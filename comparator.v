==> flow/design.v <==
module comparator(i_clk, i_CompStart, i_PEout, i_PEready, i_vectorX, i_vectorY, o_BestDist, o_motionX, o_motionY);
input               i_clk;
input               i_CompStart;
input   [8*16-1:0]  i_PEout;
input   [15:0]      i_PEready;
input   [7:0]       i_vectorX,i_vectorY;
output  [7:0]       o_BestDist;
output  [7:0]       o_motionX,o_motionY;
reg     [7:0]       o_BestDist, newPEout;
reg     [7:0]       o_motionX, o_motionY;
reg                 newBest;
always @(posedge i_clk)
    if (i_CompStart == 0) o_BestDist <= 8'hFF;
    else if (newBest == 1) begin
        o_BestDist <= newPEout;
        o_motionX <= i_vectorX;
        o_motionY <= i_vectorY;
    end 
always @(*) begin
    case(i_PEready) 
        16'h0001    :   newPEout = i_PEout[7:0];         
        16'h0002    :   newPEout = i_PEout[15:8];        
        16'h0004    :   newPEout = i_PEout[23:16];       
        16'h0008    :   newPEout = i_PEout[31:24];       
        16'h0010    :   newPEout = i_PEout[39:32];       
        16'h0020    :   newPEout = i_PEout[47:40];       
        16'h0040    :   newPEout = i_PEout[55:48];       
        16'h0080    :   newPEout = i_PEout[63:56];       
        16'h0100    :   newPEout = i_PEout[71:64];       
        16'h0200    :   newPEout = i_PEout[79:72];       
        16'h0400    :   newPEout = i_PEout[87:80];       
        16'h0800    :   newPEout = i_PEout[95:88];       
        16'h1000    :   newPEout = i_PEout[103:96];      
        16'h2000    :   newPEout = i_PEout[111:104];     
        16'h4000    :   newPEout = i_PEout[119:112];     
        16'h8000    :   newPEout = i_PEout[127:120];     
        default     :   newPEout = o_BestDist;
    endcase
    if ((|i_PEready == 0) || (i_CompStart == 0))
        newBest = 0;
    else if (newPEout <= o_BestDist)
        newBest = 1;
    else
        newBest = 0;
end
endmodule  
Step by step through the tools: comparator --
Tool output for the design above, in the order of the flow. Line numbers count from 1 in the design file above. Library cell names are shortened. Not given: -
Design: top module comparator, clock input i_clk, library sky130hd, library corner tt_025C_1v80

Word level --
Source: Yosys, flattened and elaborated, memories not mapped. Widths are those after wreduce. Registers that Yosys merges into a memory's read port (data or address) are not register bits. Print and check cells do not count. Equal cells are merged and count once.
Bit counts: memory bits (writable) 0, word-level cells 28, register bits after elaboration 24, bits in latches 0, output and inout bits 24, bits of input ports 162, memories kept 0, memory bits (read-only) 0, clocked read ports x word width 0
Cells by class: multiplexer cells 3, reduce/logical cells 4, shift-type cells 0, bitwise operators 1, divide/modulo/power cells 0, eq/ne operators 16, $add $sub $neg 0, magnitude comparators 1, multiply operators 0
Operator list (number):
- 8-bit case mux with 16-bit select | 1
- 32-bit zero test | 1
- 16-bit by 1-bit == test with 1-bit output with constant B | 1
- 16-bit by 10-bit == test with 1-bit output with constant B | 1
- 16-bit by 11-bit == test with 1-bit output with constant B | 1
- 16-bit by 12-bit == test with 1-bit output with constant B | 1
- 16-bit by 13-bit == test with 1-bit output with constant B | 1
- 16-bit by 14-bit == test with 1-bit output with constant B | 1
- 16-bit by 15-bit == test with 1-bit output with constant B | 1
- 16-bit == test with constant B | 1
- 16-bit by 2-bit == test with 1-bit output with constant B | 1
- 16-bit by 3-bit == test with 1-bit output with constant B | 1
- 16-bit by 4-bit == test with 1-bit output with constant B | 1
- 16-bit by 5-bit == test with 1-bit output with constant B | 1
- 16-bit by 6-bit == test with 1-bit output with constant B | 1
- 16-bit by 7-bit == test with 1-bit output with constant B | 1
- 16-bit by 8-bit == test with 1-bit output with constant B | 1
- 16-bit by 9-bit == test with 1-bit output with constant B | 1
- 16-bit OR reduction | 1
- 8-bit <= comparator | 1
- 2-bit AND reduction | 1
- 1-bit 2-to-1 mux | 2
- 1-bit logical OR | 1
- 1-bit inverter | 1

Logic depth --
Longest topological path by Yosys (ltp), each cell counted once; first at word level (registers and memories cut), then after technology mapping (sequential cells cut; the memories' decode and read muxes count).
Logic depth: depth after elaboration 6, ABC_AREA 1, mapped depth 23, gate-level depth less buffers 23

Mapped cells and area --
The flow's flattened synthesis, as Yosys stat reports it; memories are mapped. The netlist is that of the ABC_AREA named above (0 if unset); the other value can give another one.
Cell types:
- nand3_1 | number 152, area in all 760.73 um^2
- nand2_1 | number 144, area in all 540.518 um^2
- edfxtp_1 | number 16, area in all 480.461 um^2
- nor2_1 | number 57, area in all 213.955 um^2
- dfxtp_1 | number 8, area in all 160.154 um^2
- nor2_2 | number 25, area in all 156.4 um^2
- inv_1 | number 28, area in all 105.101 um^2
- ha_1 | number 8, area in all 100.096 um^2
- buf_6 | number 6, area in all 67.565 um^2
- nand2_4 | number 4, area in all 45.043 um^2
- buf_2 | number 8, area in all 40.038 um^2
- nor2_8 | number 2, area in all 40.038 um^2
- a21oi_1 | number 3, area in all 15.014 um^2
- a21oi_2 | number 1, area in all 8.758 um^2
- nand3b_1 | number 1, area in all 7.507 um^2
- nand4_1 | number 1, area in all 6.256 um^2
- o21ai_0 | number 1, area in all 5.005 um^2
- clkbuf_1 | number 1, area in all 3.754 um^2
- inv_2 | number 1, area in all 3.754 um^2
Synthesis totals: standard cells after synthesis 467, cell area after synthesis 2760.1 um^2, flip-flop cells 24, sequential part of the area 640.6 um^2, buffer cells 15

Timing after synthesis --
Source: OpenSTA report_checks on the synthesized netlist (no wires, ideal clock, input and output delay 20% of the period each), path of least setup slack; recovery checks are left aside. Register names are those of the netlist, which keeps one name where synthesis merged equal registers.
Timing path post-synthesis: path type input-to-reg, start point in i_PEready[6], end point reg (no name shown), driving pins on the path 23, slack 1.653 ns, time at the first pin 1.098 ns, buffers on the path 1, data required time 5.434 ns, input delay 1.098 ns, period 5.49 ns, arrival 3.782 ns, path delay 2.740 ns, library setup time 0.056 ns, synthesis period reached 3.837 ns
"path delay" is the arrival time less input delay plus setup time. "driving pins on the path": output pins that drive a net of the path, with the launching flip-flop's if there is one; two outputs of one cell count as two. "synthesis period reached" is the clock period less the worst setup slack; recovery checks do not enter. This is arithmetic on one report: input and output delays are still those of the set period (20% each). The rows between start and end are the longest chain of elaborated cells between them; the timing report does not say that the signal goes this way. Where chains are equally long, one stands for them. Each line given opens the expression or statement behind the cell; cells for indexed reads and writes are added by Yosys, which also makes memories of some case tables.
On the way, post-synthesis: cell sequence nor2_2 > nand2_4 > nor2_8 > buf_6 > nand2_1 > nand2_1 > nor2_1 > nand2_1 > nor2_2 > nand2_1 > nand2_1 > ha_1 > inv_1 > nor2_1 > nor2_1 > o21ai_0 > nand2_1 > nand3_1 > a21oi_2 > inv_2 > nand3_1 > nand2_1 > inv_1, length of the longest elaborated chain 5, elaborated cells between the ends (all ways) 23, source lines of those cells 3, those cells by class compare (1); eq/ne (16); mux (3); reduce/logical (3)
RTL lines, path post-synthesis:
- start: declaration | line 5 | input   [15:0]      i_PEready;
- 16-bit == test | line 20 | case(i_PEready)
- 8-bit case mux with 16-bit select | line 20
- 8-bit <= comparator | line 41
- 1-bit 2-to-1 mux | line 41
- 1-bit 2-to-1 mux | line 39 | if ((|i_PEready == 0) || (i_CompStart == 0))
- end: assignment | line 13
- end: assignment | line 15
- end: declaration | line 7
Some nets on the timed path still bear RTL names; the line given drives or declares the net.
Nets with RTL names, path post-synthesis (line):
- newPEout[1] | 20

Timing after layout --
Path of least setup slack in the final report of job 2 (OpenROAD, finished layout, wires in). Where an end is a register, its clock arrival counts in the times.
Timing path after layout: path type input-to-reg, start point in i_PEready[0], end point reg o_motionY[7], slack 0.42 ns, time at the first pin 0.76 ns, input delay 0.76 ns, library setup time 0.28 ns, arrival 3.35 ns, data required time 3.77 ns, driving pins on the path 22, period 3.8 ns, buffers on the path 5
The rows between start and end are the longest chain of elaborated cells between them; the timing report does not say that the signal goes this way. Where chains are equally long, one stands for them.
On the way, after layout: cell sequence dlymetal6s2s_1 > nor2_4 > nand2_4 > nor2_8 > buf_6 > buf_6 > nand3_1 > nand2_1 > nor2_2 > nand2_1 > nor2_2 > nand2_1 > ha_1 > inv_1 > nor2_1 > nor2_1 > o21ai_0 > nand2_1 > nand3_1 > a21oi_4 > buf_12 > clkbuf_16, length of the longest elaborated chain 6, elaborated cells between the ends (all ways) 24, source lines of those cells 3, those cells by class compare (1); eq/ne (16); mux (3); reduce/logical (4)
RTL lines, path after layout:
- start: declaration | line 5 | input   [15:0]      i_PEready;
- 16-bit == test | line 20 | case(i_PEready)
- 8-bit case mux with 16-bit select | line 20
- 8-bit <= comparator | line 41
- 1-bit 2-to-1 mux | line 41
- 1-bit 2-to-1 mux | line 39 | if ((|i_PEready == 0) || (i_CompStart == 0))
- 2-bit AND reduction
- end: assignment | line 17 | o_motionY <= i_vectorY;
- end: declaration | line 8 | output  [7:0]       o_motionX,o_motionY;
Some nets on the timed path still bear RTL names; the line given drives or declares the net.
Nets with RTL names, path after layout (line):
- newPEout[1] | 20

2 stored runs of comparator in the flow (synthesis by Yosys, layout by OpenROAD, sky130hd cells), in arbitrary order. Constraints: input delay and output delay 20% of the set period each, output load 0.01 pF.
"achieved clock period" = clock period - worst setup slack. The figure is calculated, with input and output delays left at 20% of the set period.
"worst setup path time" = time allowed to the worst setup path (clock period - input delay - output delay, where it has them) - its slack; a late launch clock adds to it, a late capture clock takes from it.
[job 1] settings: period_ns=8.84, CORE_UTILIZATION=58, SETUP_SLACK_MARGIN=0.26, PLACE_DENSITY_LB_ADDON=0.26, CORE_ASPECT_RATIO=0.87, CORE_MARGIN=2, CELL_PAD_IN_SITES_GLOBAL_PLACEMENT=3, CELL_PAD_IN_SITES_DETAIL_PLACEMENT=2, GPL_TIMING_DRIVEN=0, SLEW_MARGIN=30, MIN_ROUTING_LAYER=met1, MAX_ROUTING_LAYER=met5, CAP_MARGIN=20
[job 1] result: did not finish, placement stopped with FLW-0024
[job 2] settings: period_ns=3.8, CORE_UTILIZATION=21, SETUP_SLACK_MARGIN=0.05, CORE_ASPECT_RATIO=1.85, TNS_END_PERCENT=50, ABC_AREA=1, GPL_TIMING_DRIVEN=0, CTS_CLUSTER_SIZE=70, SLEW_MARGIN=0, CAP_MARGIN=20, CORE_MARGIN=2
[job 2] result: chip area after synthesis (Yosys) 2760.1 um^2, die area 14120.7 um^2, standard-cell area of the final layout 5207.5 um^2, worst setup slack after layout 0.424 ns, total negative slack 0.000 ns, achieved clock period 3.376 ns, worst setup path time 2.62 ns, worst setup path kind input-to-reg
