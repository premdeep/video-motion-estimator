==> flow/design.v <==
module controller(i_clk, i_start, o_s1s2Mux, o_newdist, o_count, o_compstart, o_peready, o_vectorX, o_vectorY, o_addressR, o_addressS1, o_addressS2);
input               i_clk;
input               i_start;
output  [15:0]      o_s1s2Mux;
output  [15:0]      o_newdist;
output              o_compstart;
output  [15:0]      o_peready;
output  [7:0]       o_vectorX, o_vectorY;
output  [7:0]       o_addressR;
output  [9:0]       o_addressS1,o_addressS2;
output  [12:0]      o_count;
reg     [15:0]      o_s1s2Mux;
reg     [15:0]      o_newdist;
reg     [15:0]      o_peready;
reg     [7:0]       o_vectorX,o_vectorY;
reg     [7:0]       o_addressR;
reg     [9:0]       o_addressS1,o_addressS2;
reg     [12:0]      o_count;
reg     [11:0]      temp_count;
reg                 completed;
integer             i;
always @(posedge i_clk) begin
    if(i_start == 1 || completed == 1) o_count <= 13'b0;
    else o_count <= o_count + 1'b1;
end
assign o_compstart = ((o_count[12:0] >= 12'd256) ? 1 : 0);
always @(*) begin
    for (i=0; i<16; i = i+1) begin
        o_newdist[i] = (o_count[7:0] == i);
        o_peready[i] = (o_newdist[i] && (o_count > 8'd255));
        o_s1s2Mux[i] = (o_count[3:0] >= i);
    end
    o_addressR = o_count[7:0];
    o_addressS1 = (((o_count[11:8] + o_count[7:4]) << 5) - (o_count[11:8] + o_count[7:4])) + o_count[3:0];
    temp_count = o_count[11:0] - 5'd16;
    o_addressS2 = (((temp_count[11:8] + temp_count[7:4]) << 5) - (temp_count[11:8] + temp_count[7:4])) + temp_count[3:0] + 5'd16;
    o_vectorX = o_count[3:0] - 4'd8;
    o_vectorY = o_count[12:8] - 4'd9;
    completed = (o_count[12:0] == ((256 * 16) + 16));
end
endmodule
### From RTL to reports: controller

What the tools print for controller, step after step.
Line numbers count from 1 in the design file above.
Library cell names are shortened.
Not given: --

* design top: controller
* clock port: i_clk
* standard-cell library: sky130hd
* library corner: tt_025C_1v80

### Word level

Yosys after proc, flatten, opt, wreduce and memory -nomap, before mapping. Enables and synchronous resets that opt folds into registers are not counted as muxes. Memory bits, and registers merged into a memory's read port (data or address), are not among the register bits. Print and check cells are not counted. Equal cells are merged and count once.

* register bits: 13
* word-level cells: 65

* add/sub/neg operators: 11
* $lt $le $gt $ge: 18
* eq/ne operators: 16
* muxes and demuxes: 1
* reduce/logical cells: 18

Operators with widths (count)
* equality test 8 x 4 -> 1 bit with constant B: 8
* >= comparator 4 bit with constant B: 8
* equality test 8 x 3 -> 1 bit with constant B: 4
* adder 10 x 4 -> 10 bit: 2
* subtractor 10 x 5 -> 10 bit: 2
* logical AND 1 bit: 16
* >= comparator 4 x 3 -> 1 bit with constant B: 4
* equality test 8 x 2 -> 1 bit with constant B: 2
* adder 13 x 1 -> 13 bit with constant B: 1
* equality test 13 bit with constant B: 1
* greater-than comparator 13 x 8 -> 1 bit with constant B: 1
* >= comparator 13 x 9 -> 1 bit with constant B: 1
* subtractor 12 x 5 -> 12 bit with constant B: 1
* adder 10 x 5 -> 10 bit with constant B: 1
* adder 4 x 4 -> 5 bit: 2
* >= comparator 4 x 1 -> 1 bit with constant B: 2
* >= comparator 4 x 2 -> 1 bit with constant B: 2
* equality test 8 x 1 -> 1 bit with constant B: 1
* zero test 8 bit: 1
* subtractor 5 x 4 -> 6 bit with constant B: 1
* subtractor 4 x 4 -> 5 bit with constant B: 1
* logical OR 1 bit: 1
* 2-to-1 mux 1 bit: 1

### Logic depth

Yosys ltp: most cells in a row. Word level: on the elaborated netlist, between registers, memories and ports. Mapped: between sequential cells and ports; inverters and the memories' decode and read muxes count.

* depth after elaboration: 5
* ABC_AREA: 0
* depth in mapped cells: 13

### After synthesis

The flow's flattened synthesis, as Yosys stat reports it; memories are mapped. The netlist is that of the ABC_AREA named above (0 if unset); the other value can give another one.

Cells by type
* ha_1: count 25, total area 312.8 µm²
* dfxtp_1: count 13, total area 260.25 µm²
* nor2_1: count 69, total area 258.998 µm²
* xnor2_1: count 20, total area 175.168 µm²
* xor2_1: count 18, total area 157.651 µm²
* buf_4: count 18, total area 135.13 µm²
* nand2_1: count 30, total area 112.608 µm²
* inv_1: count 22, total area 82.579 µm²
* fa_1: count 4, total area 80.077 µm²
* a21oi_1: count 11, total area 55.053 µm²
* a21o_1: count 6, total area 45.043 µm²
* nand3_1: count 7, total area 35.034 µm²
* nand2b_1: count 4, total area 25.024 µm²
* nand4_1: count 4, total area 25.024 µm²
* nor2b_1: count 4, total area 25.024 µm²
* clkbuf_1: count 6, total area 22.522 µm²
* nor3_1: count 4, total area 20.019 µm²
* o21ai_0: count 4, total area 20.019 µm²

Not listed: further types 25, cells in them 31.

* cell count: 300
* synthesis area: 2100.8 µm²
* flip-flop cells: 13
* buffers: 28

### Worst setup path after synthesis

Path of least setup slack by OpenSTA after synthesis, without wires, with an ideal clock, recovery checks aside; 20% of the period is set as input and as output delay. Where synthesis merged equal registers, the netlist keeps one of their names.

* path type: flip-flop to output port
* from: reg o_count[6]
* to: out o_addressS2[7]
* clock period: 6.2 ns
* external output delay: 1.240 ns
* arrival time: 3.427 ns
* slack: 1.533 ns
* delay of the path: 3.427 ns
* driving pins on the path: 13
* path buffers: 1
* period reached after synthesis: 4.667 ns

"delay of the path" = arrival - input delay + setup time.
A path that ends at an output port has no setup time.
"driving pins on the path": output pins that drive a net of the path, with the launching flip-flop's if there is one; two outputs of one cell count as two.
"period reached after synthesis" is the clock period less the worst setup slack; recovery checks do not enter. This is arithmetic on one report: input and output delays are still those of the set period (20% each).
The rows between start and end are the longest chain of elaborated cells between them; the timing report does not say that the signal goes this way. Where chains are equally long, one stands for them.
Each line given opens the expression or statement behind the cell; cells for indexed reads and writes are added by Yosys, which also makes memories of some case tables.

* cell sequence: dfxtp_1 -> buf_2 -> or4_1 -> nor2_1 -> xnor2_1 -> fa_1 -> inv_1 -> ha_1 -> nor2b_1 -> o21ai_0 -> nand4_1 -> a2111oi_2 -> xnor2_1
* cells in the longest elaborated chain: 5
* elaborated cells between the ends (all ways): 5
* those cells by class: add/sub: 5

RTL lines, path after synthesis
* start, declared: RTL line 11 `output  [12:0]      o_count;`
* start, assigned: RTL line 23 `if(i_start == 1 || completed == 1) o_count <= 13'b0;`
* start, assigned: RTL line 24 `else o_count <= o_count + 1'b1;`
* subtractor 12 x 5 -> 12 bit: RTL line 35 `temp_count = o_count[11:0] - 5'd16;`
* adder 4 x 4 -> 5 bit: RTL line 36 `o_addressS2 = (((temp_count[11:8] + temp_count[7:4]) << 5) - (temp_count[11:8] + temp_count[7:4])) + temp_coun ...`
* subtractor 10 x 5 -> 10 bit: RTL line 36
* adder 10 x 4 -> 10 bit: RTL line 36
* adder 10 x 5 -> 10 bit: RTL line 36
* end, declared: RTL line 10 `output  [9:0]       o_addressS1,o_addressS2;`

### Worst path after layout

From the final timing report of run 1: the path of least setup slack in the routed layout; clock arrival at registers is part of the times.

* path type: flip-flop to output port
* from: reg o_count[5]
* to: out o_addressS2[7]
* clock period: 4.94 ns
* external output delay: 0.99 ns
* arrival time: 3.75 ns
* slack: 0.20 ns
* driving pins on the path: 16
* path buffers: 2

The rows between start and end are the longest chain of elaborated cells between them; the timing report does not say that the signal goes this way. Where chains are equally long, one stands for them.

* cell sequence: dfxtp_1 -> buf_4 -> inv_1 -> ha_1 -> nand2_1 -> xnor2_1 -> ha_1 -> fa_1 -> inv_1 -> ha_1 -> nor2b_1 -> o31ai_2 -> nand4_1 -> a2111oi_2 -> xnor2_1 -> dlygate4sd2_1
* cells in the longest elaborated chain: 5
* elaborated cells between the ends (all ways): 5
* those cells by class: add/sub: 5

RTL lines, path post-layout
* start, declared: RTL line 11 `output  [12:0]      o_count;`
* start, assigned: RTL line 23 `if(i_start == 1 || completed == 1) o_count <= 13'b0;`
* start, assigned: RTL line 24 `else o_count <= o_count + 1'b1;`
* subtractor 12 x 5 -> 12 bit: RTL line 35 `temp_count = o_count[11:0] - 5'd16;`
* adder 4 x 4 -> 5 bit: RTL line 36 `o_addressS2 = (((temp_count[11:8] + temp_count[7:4]) << 5) - (temp_count[11:8] + temp_count[7:4])) + temp_coun ...`
* subtractor 10 x 5 -> 10 bit: RTL line 36
* adder 10 x 4 -> 10 bit: RTL line 36
* adder 10 x 5 -> 10 bit: RTL line 36
* end, declared: RTL line 10 `output  [9:0]       o_addressS1,o_addressS2;`

==> runs of controller <==
Record of 2 stored runs of the RTL-to-layout flow on controller, platform sky130hd. The runs are unordered. Constraints: input delay and output delay 20% of the set period each, output load 0.01 pF.
"reached clock period": clock period set for the run, less the worst setup slack. It is reckoned from that one timing run; input and output delays stay at 20% of the period that was set.
"power consumption" rests on the timing tool's default activity at the inputs, not on a simulated workload.

### Run 1

==> flow/run.sh <==
#!/bin/bash
# the make line also repeats the synthesis and layout settings of config.mk as NAME=value (left out here)
make -C /OpenROAD-flow-scripts/flow DESIGN_CONFIG=/design/flow/config.mk WORK_HOME=/design/flow/orfs CLKGATE_MAP_FILE= finish
==> flow/config.mk <==
export PLATFORM = sky130hd
export DESIGN_NAME = controller
export DESIGN_NICKNAME = controller
export VERILOG_FILES = /design/flow/design.v
export SDC_FILE = /design/flow/constraint.sdc
export NUM_CORES = 4
export LEC_CHECK = 0
export CAP_MARGIN = 20
export CORE_MARGIN = 2
export CORE_UTILIZATION = 40
export SLEW_MARGIN = 20
==> flow/constraint.sdc <==
create_clock -name core_clock -period 4.94 [get_ports {i_clk}]
set_input_delay 0.9880 -clock core_clock [delete_from_list [all_inputs] [get_ports {i_clk}]]
set_output_delay 0.9880 -clock core_clock [all_outputs]
set_load 0.01 [all_outputs]

Results of run 1:
- Area of the die: 5847.7 µm²
- Reached clock period: 4.737 ns
- Summed negative setup slack: 0.000 ns
- Standard-cell area after layout: 3231.8 µm²
- Power consumption: 0.3447 mW
- Setup slack of the worst path: 0.203 ns
- Synthesized cell area: 2100.8 µm²

### Run 2

==> flow/run.sh <==
#!/bin/bash
# the make line also repeats the synthesis and layout settings of config.mk as NAME=value (left out here)
make -C /OpenROAD-flow-scripts/flow DESIGN_CONFIG=/design/flow/config.mk WORK_HOME=/design/flow/orfs CLKGATE_MAP_FILE= finish
==> flow/config.mk <==
export PLATFORM = sky130hd
export DESIGN_NAME = controller
export DESIGN_NICKNAME = controller
export VERILOG_FILES = /design/flow/design.v
export SDC_FILE = /design/flow/constraint.sdc
export NUM_CORES = 4
export LEC_CHECK = 0
export ABC_AREA = 1
export CAP_MARGIN = 25
export CELL_PAD_IN_SITES_DETAIL_PLACEMENT = 0
export CORE_MARGIN = 2
export CORE_UTILIZATION = 69
export CTS_CLUSTER_DIAMETER = 265
export CTS_CLUSTER_SIZE = 12
export HOLD_SLACK_MARGIN = 0.1
export MIN_ROUTING_LAYER = met1
export PLACE_DENSITY = 0.42
export SETUP_SLACK_MARGIN = -0.11
export SLEW_MARGIN = 20
==> flow/constraint.sdc <==
create_clock -name core_clock -period 4.03 [get_ports {i_clk}]
set_input_delay 0.8060 -clock core_clock [delete_from_list [all_inputs] [get_ports {i_clk}]]
set_output_delay 0.8060 -clock core_clock [all_outputs]
set_load 0.01 [all_outputs]

Outcome of run 2: no results, placement failed with GPL-0301
