==> flow/design.v <==
module pe(i_clk, i_refMem, i_searchMem1, i_searchMem2, i_s1s2Mux, i_newDist, o_accumulate, o_rPipe);
input			i_clk;
input	[7:0]	i_refMem, i_searchMem1, i_searchMem2;
input			i_s1s2Mux, i_newDist;
output	[7:0]	o_accumulate, o_rPipe;
reg		[7:0]	o_accumulate, diff, o_rPipe;
reg     [7:0]   temp;
reg             diff_carry;
reg				carry;
always @(posedge i_clk) o_rPipe <= i_refMem;
always @(*) begin
	{diff_carry, diff} = i_refMem - (i_s1s2Mux ? i_searchMem1 : i_searchMem2);
	if (diff_carry) diff = 0 - diff;	 
end
always @(posedge i_clk) begin
    if (i_newDist) begin 
        o_accumulate <= diff;	
        temp <= 8'h0;
    end else if(o_accumulate < 8'hff) begin
        {carry, temp} <= diff + o_accumulate;
	    if (carry) o_accumulate <= 8'hff;
        else o_accumulate <= temp;
    end
end
endmodule
## Tool chain data of pe

Tool output for the design above, in the order of the flow.
Lines are those of the file above, counted from 1.
Operators: Yosys type, input widths -> output width; for muxes data width and select width s.
Cell names lack the library's common part.
A cell with n/a has no value.

- Top module: pe
- Clock input: i_clk
- Cell library: sky130hd
- Corner: tt_025C_1v80

## After elaboration

Yosys after proc, flatten, opt, wreduce and memory -nomap, before mapping. Memory bits, and registers merged into a memory's read port (data or address), are not among the register bits. Print and check cells are not counted. Equal cells are merged and count once.

- Latch bits: 0
- RAM bits: 0
- Register bits: 25
- Memories: 0
- Output and inout bits: 16
- Cells after elaboration: 16
- Word width x clocked read ports: 0
- ROM bits: 0

- Shifts and indexed selects: 0
- Multipliers: 0
- Magnitude comparators: 1
- Multiplexer cells: 5
- Reduce/logical cells: 2
- Bitwise gates (word level): 1
- Divide/modulo/power cells: 0
- Add/sub/neg operators: 3
- Eq/ne operators: 0

Operators by type and width:

| cell | count |
|---|---|
| $mux 8 | 5 |
| $add 8x8->9 | 1 |
| $sub 8x8->9 | 1 |
| $sub 1x8->8 const A | 1 |
| $lt 8x8->1 const B | 1 |
| $reduce_and 2->1 | 1 |
| $reduce_bool 2->1 | 1 |
| $not 1->1 | 1 |

## Logic depth

Longest topological path by Yosys (ltp), each cell counted once; first at word level (registers and memories cut), then after technology mapping (sequential cells cut; the memories' decode and read muxes count).

- Depth after elaboration: 5
- ABC_AREA: 0
- Mapped depth: 17

## After synthesis

Source: synth_stat.txt of the flow (Yosys; design flattened, memories mapped). It holds for the ABC_AREA given above (unset counts as 0); a run with the other value may have another netlist.
Totals and module areas in this step are rounded.

Cells by type:

| cell | count | total area (um2) |
|---|---|---|
| dfxtp_1 | 16 | 320.307 |
| edfxtp_1 | 9 | 270.259 |
| ha_1 | 17 | 212.704 |
| mux2i_1 | 10 | 100.096 |
| nor2_1 | 17 | 63.811 |
| a21oi_1 | 11 | 55.053 |
| xnor2_1 | 6 | 52.55 |
| inv_1 | 13 | 48.797 |
| xor2_1 | 5 | 43.792 |
| nand2_1 | 11 | 41.29 |
| fa_1 | 2 | 40.038 |
| nor3_1 | 8 | 40.038 |
| nor2b_1 | 6 | 37.536 |
| o21a_1 | 5 | 37.536 |
| or3_1 | 6 | 37.536 |
| a2111oi_4 | 1 | 27.526 |
| a2111oi_0 | 3 | 26.275 |
| o21ai_0 | 5 | 25.024 |

Other cell types: 29; their cells: 44.

- Chip area (Yosys): 1800 um2
- Mapped flip-flops: 25
- Buffer cells: 4
- Cell count: 195

## Worst setup path after synthesis

Source: OpenSTA report_checks on the synthesized netlist (no wires, ideal clock, input and output delay 20% of the period each), path of least setup slack; recovery checks are left aside. Register names are those of the netlist, which keeps one name where synthesis merged equal registers.

- Kind: input port to flip-flop
- From: input i_s1s2Mux
- To: register temp[7]
- Input delay: 1.078 ns
- Arrival time: 4.496 ns
- Library setup time: 0.061 ns
- Stages: 16
- Data required time: 5.329 ns
- Clock period: 5.39 ns
- Launch time at the first pin: 1.078 ns
- Path slack: 0.833 ns
- Delay of the path: 3.479 ns
- Path buffers: 1
- Period reached after synthesis: 4.557 ns

"delay of the path" is the arrival time less input delay plus setup time.
"stages": output pins that drive a net of the path, with the launching flip-flop's if there is one; two outputs of one cell count as two.
"period reached after synthesis" is the clock period less the worst setup slack; recovery checks do not enter. This is arithmetic on one report: input and output delays are still those of the set period (20% each).
Between the ends stands the longest chain of elaborated cells between them, by number of cells; it is not shown to be the way that was timed. Of several equally long chains one is given.
A line is the first line of the expression or statement that the cell stems from. Yosys adds cells for indexed reads and writes and turns some case tables into memories.

- Cell sequence: clkbuf_1 mux2_2 ha_1 inv_1 fa_1 a211o_1 o211ai_1 o2bb2ai_1 mux2i_1 inv_1 ha_1 a21o_1 a21oi_1 o211ai_1 a2111oi_0 a311o_1
- Cells in the longest elaborated chain: 5
- Elaborated cells between the ends (all ways): 5
- RTL lines with such cells: 3
- Those cells by class: 3 x add/sub; 2 x mux

Ends and longest elaborated chain, after synthesis:

| item | RTL line | RTL |
|---|---|---|
| start: declaration | 4 | `input i_s1s2Mux, i_newDist;` |
| $mux 8 | 12 | `{diff_carry, diff} = i_refMem - (i_s1s2Mux ? i_searchMem1 : i_searchMem2);` |
| $sub 8x8->9 | 12 |  |
| $sub 1x8->8 | 13 | `if (diff_carry) diff = 0 - diff;` |
| $mux 8 | 13 |  |
| $add 8x8->9 | 20 | `{carry, temp} <= diff + o_accumulate;` |
| end: assignment | 18 | `temp <= 8'h0;` |
| end: declaration | 7 | `reg     [7:0]   temp;` |

## Timing after layout

From the final timing report of entry A: the path of least setup slack in the routed layout; clock arrival at registers is part of the times.

- Kind: input port to flip-flop
- From: input i_s1s2Mux
- To: register temp[6]
- Path buffers: 1
- Library setup time: 0.05 ns
- Data required time: 7.83 ns
- Clock period: 7.62 ns
- Launch time at the first pin: 1.52 ns
- Arrival time: 6.00 ns
- Path slack: 1.83 ns
- Stages: 16
- Input delay: 1.52 ns

Between the ends stands the longest chain of elaborated cells between them, by number of cells; it is not shown to be the way that was timed. Of several equally long chains one is given.

- Cell sequence: clkdlybuf4s50_1 mux2_2 ha_1 inv_1 fa_1 a211o_1 o211ai_1 o2bb2ai_1 mux2i_1 fa_1 nor2b_1 o21ai_0 a21boi_0 o21ai_0 a2111oi_0 a221o_1
- Cells in the longest elaborated chain: 5
- Elaborated cells between the ends (all ways): 5
- RTL lines with such cells: 3
- Those cells by class: 3 x add/sub; 2 x mux

Ends and longest elaborated chain, post-layout:

| item | RTL line | RTL |
|---|---|---|
| start: declaration | 4 | `input i_s1s2Mux, i_newDist;` |
| $mux 8 | 12 | `{diff_carry, diff} = i_refMem - (i_s1s2Mux ? i_searchMem1 : i_searchMem2);` |
| $sub 8x8->9 | 12 |  |
| $sub 1x8->8 | 13 | `if (diff_carry) diff = 0 - diff;` |
| $mux 8 | 13 |  |
| $add 8x8->9 | 20 | `{carry, temp} <= diff + o_accumulate;` |
| end: assignment | 18 | `temp <= 8'h0;` |
| end: declaration | 7 | `reg     [7:0]   temp;` |

==> results <==
Measured results for pe: 2 stored runs of the Yosys and OpenROAD flow on sky130hd. The settings differ; the order carries no meaning. The constraints put input and output delay at 20% of the set period each and load the outputs with 0.01 pF.
"period achieved": clock period set for the run, less the worst setup slack. It is reckoned from that one timing run; input and output delays stay at 20% of the period that was set.
"worst setup path time" means the part of the period allowed to the worst setup path (the constraints hold back 20% at inputs and 20% at outputs) less its slack; where the path has registers, the arrival times of their clocks count too.
"power consumption": no workload was simulated; the value follows from the tool's default switching activity.
Measured values are rounded.

### Entry A

==> flow/run.sh <==
#!/bin/bash
# the make line also repeats the synthesis and layout settings of config.mk as NAME=value (left out here)
make -C /OpenROAD-flow-scripts/flow DESIGN_CONFIG=/design/flow/config.mk WORK_HOME=/design/flow/orfs CLKGATE_MAP_FILE= finish
==> flow/config.mk <==
export PLATFORM = sky130hd
export DESIGN_NAME = pe
export DESIGN_NICKNAME = pe
export VERILOG_FILES = /design/flow/design.v
export SDC_FILE = /design/flow/constraint.sdc
export NUM_CORES = 4
export LEC_CHECK = 0
export ABC_AREA = 0
export CAP_MARGIN = 20
export CELL_PAD_IN_SITES_GLOBAL_PLACEMENT = 2
export CORE_ASPECT_RATIO = 0.76
export CORE_MARGIN = 2
export CORE_UTILIZATION = 18
export CTS_CLUSTER_DIAMETER = 99
export GPL_TIMING_DRIVEN = 1
export MIN_ROUTING_LAYER = met2
export PLACE_DENSITY_LB_ADDON = 0.1
export SETUP_SLACK_MARGIN = -0.7
export SLEW_MARGIN = 25
export TNS_END_PERCENT = 10
==> flow/constraint.sdc <==
create_clock -name core_clock -period 7.62 [get_ports {i_clk}]
set_input_delay 1.5240 -clock core_clock [delete_from_list [all_inputs] [get_ports {i_clk}]]
set_output_delay 1.5240 -clock core_clock [all_outputs]
set_load 0.01 [all_outputs]

Results of entry A:
- Period achieved: 5.790 ns
- Post-layout utilization: 25 %
- Chip area after synthesis (Yosys): 1800 um2
- Setup slack of the worst path: 1.8 ns
- Final setup TNS: 0.000 ns
- Worst setup path time: 4.27 ns
- Type of the worst setup path: input port to flip-flop
- Total die area: 11000 um2
- Power consumption: 0.79 mW
- Lowest hold slack: 0.49 ns
- Standard-cell area after layout: 2500 um2

### Entry B

==> flow/run.sh <==
#!/bin/bash
# the make line also repeats the synthesis and layout settings of config.mk as NAME=value (left out here)
make -C /OpenROAD-flow-scripts/flow DESIGN_CONFIG=/design/flow/config.mk WORK_HOME=/design/flow/orfs CLKGATE_MAP_FILE= finish
==> flow/config.mk <==
export PLATFORM = sky130hd
export DESIGN_NAME = pe
export DESIGN_NICKNAME = pe
export VERILOG_FILES = /design/flow/design.v
export SDC_FILE = /design/flow/constraint.sdc
export NUM_CORES = 4
export LEC_CHECK = 0
export CAP_MARGIN = 20
export CELL_PAD_IN_SITES_GLOBAL_PLACEMENT = 0
export CORE_MARGIN = 2
export CORE_UTILIZATION = 56
export CTS_CLUSTER_DIAMETER = 35
export CTS_CLUSTER_SIZE = 89
export PLACE_DENSITY = 0.57
export SLEW_MARGIN = 20
export TNS_END_PERCENT = 35
==> flow/constraint.sdc <==
create_clock -name core_clock -period 6.32 [get_ports {i_clk}]
set_input_delay 1.2640 -clock core_clock [delete_from_list [all_inputs] [get_ports {i_clk}]]
set_output_delay 1.2640 -clock core_clock [all_outputs]
set_load 0.01 [all_outputs]

Results of entry B:
- Period achieved: 5.266 ns
- Post-layout utilization: 75 %
- Chip area after synthesis (Yosys): 1800 um2
- Setup slack of the worst path: 1.1 ns
- Final setup TNS: 0.000 ns
- Worst setup path time: 4.00 ns
- Type of the worst setup path: input port to flip-flop
- Total die area: 3700 um2
- Power consumption: 0.85 mW
- Lowest hold slack: 0.50 ns
- Standard-cell area after layout: 2300 um2
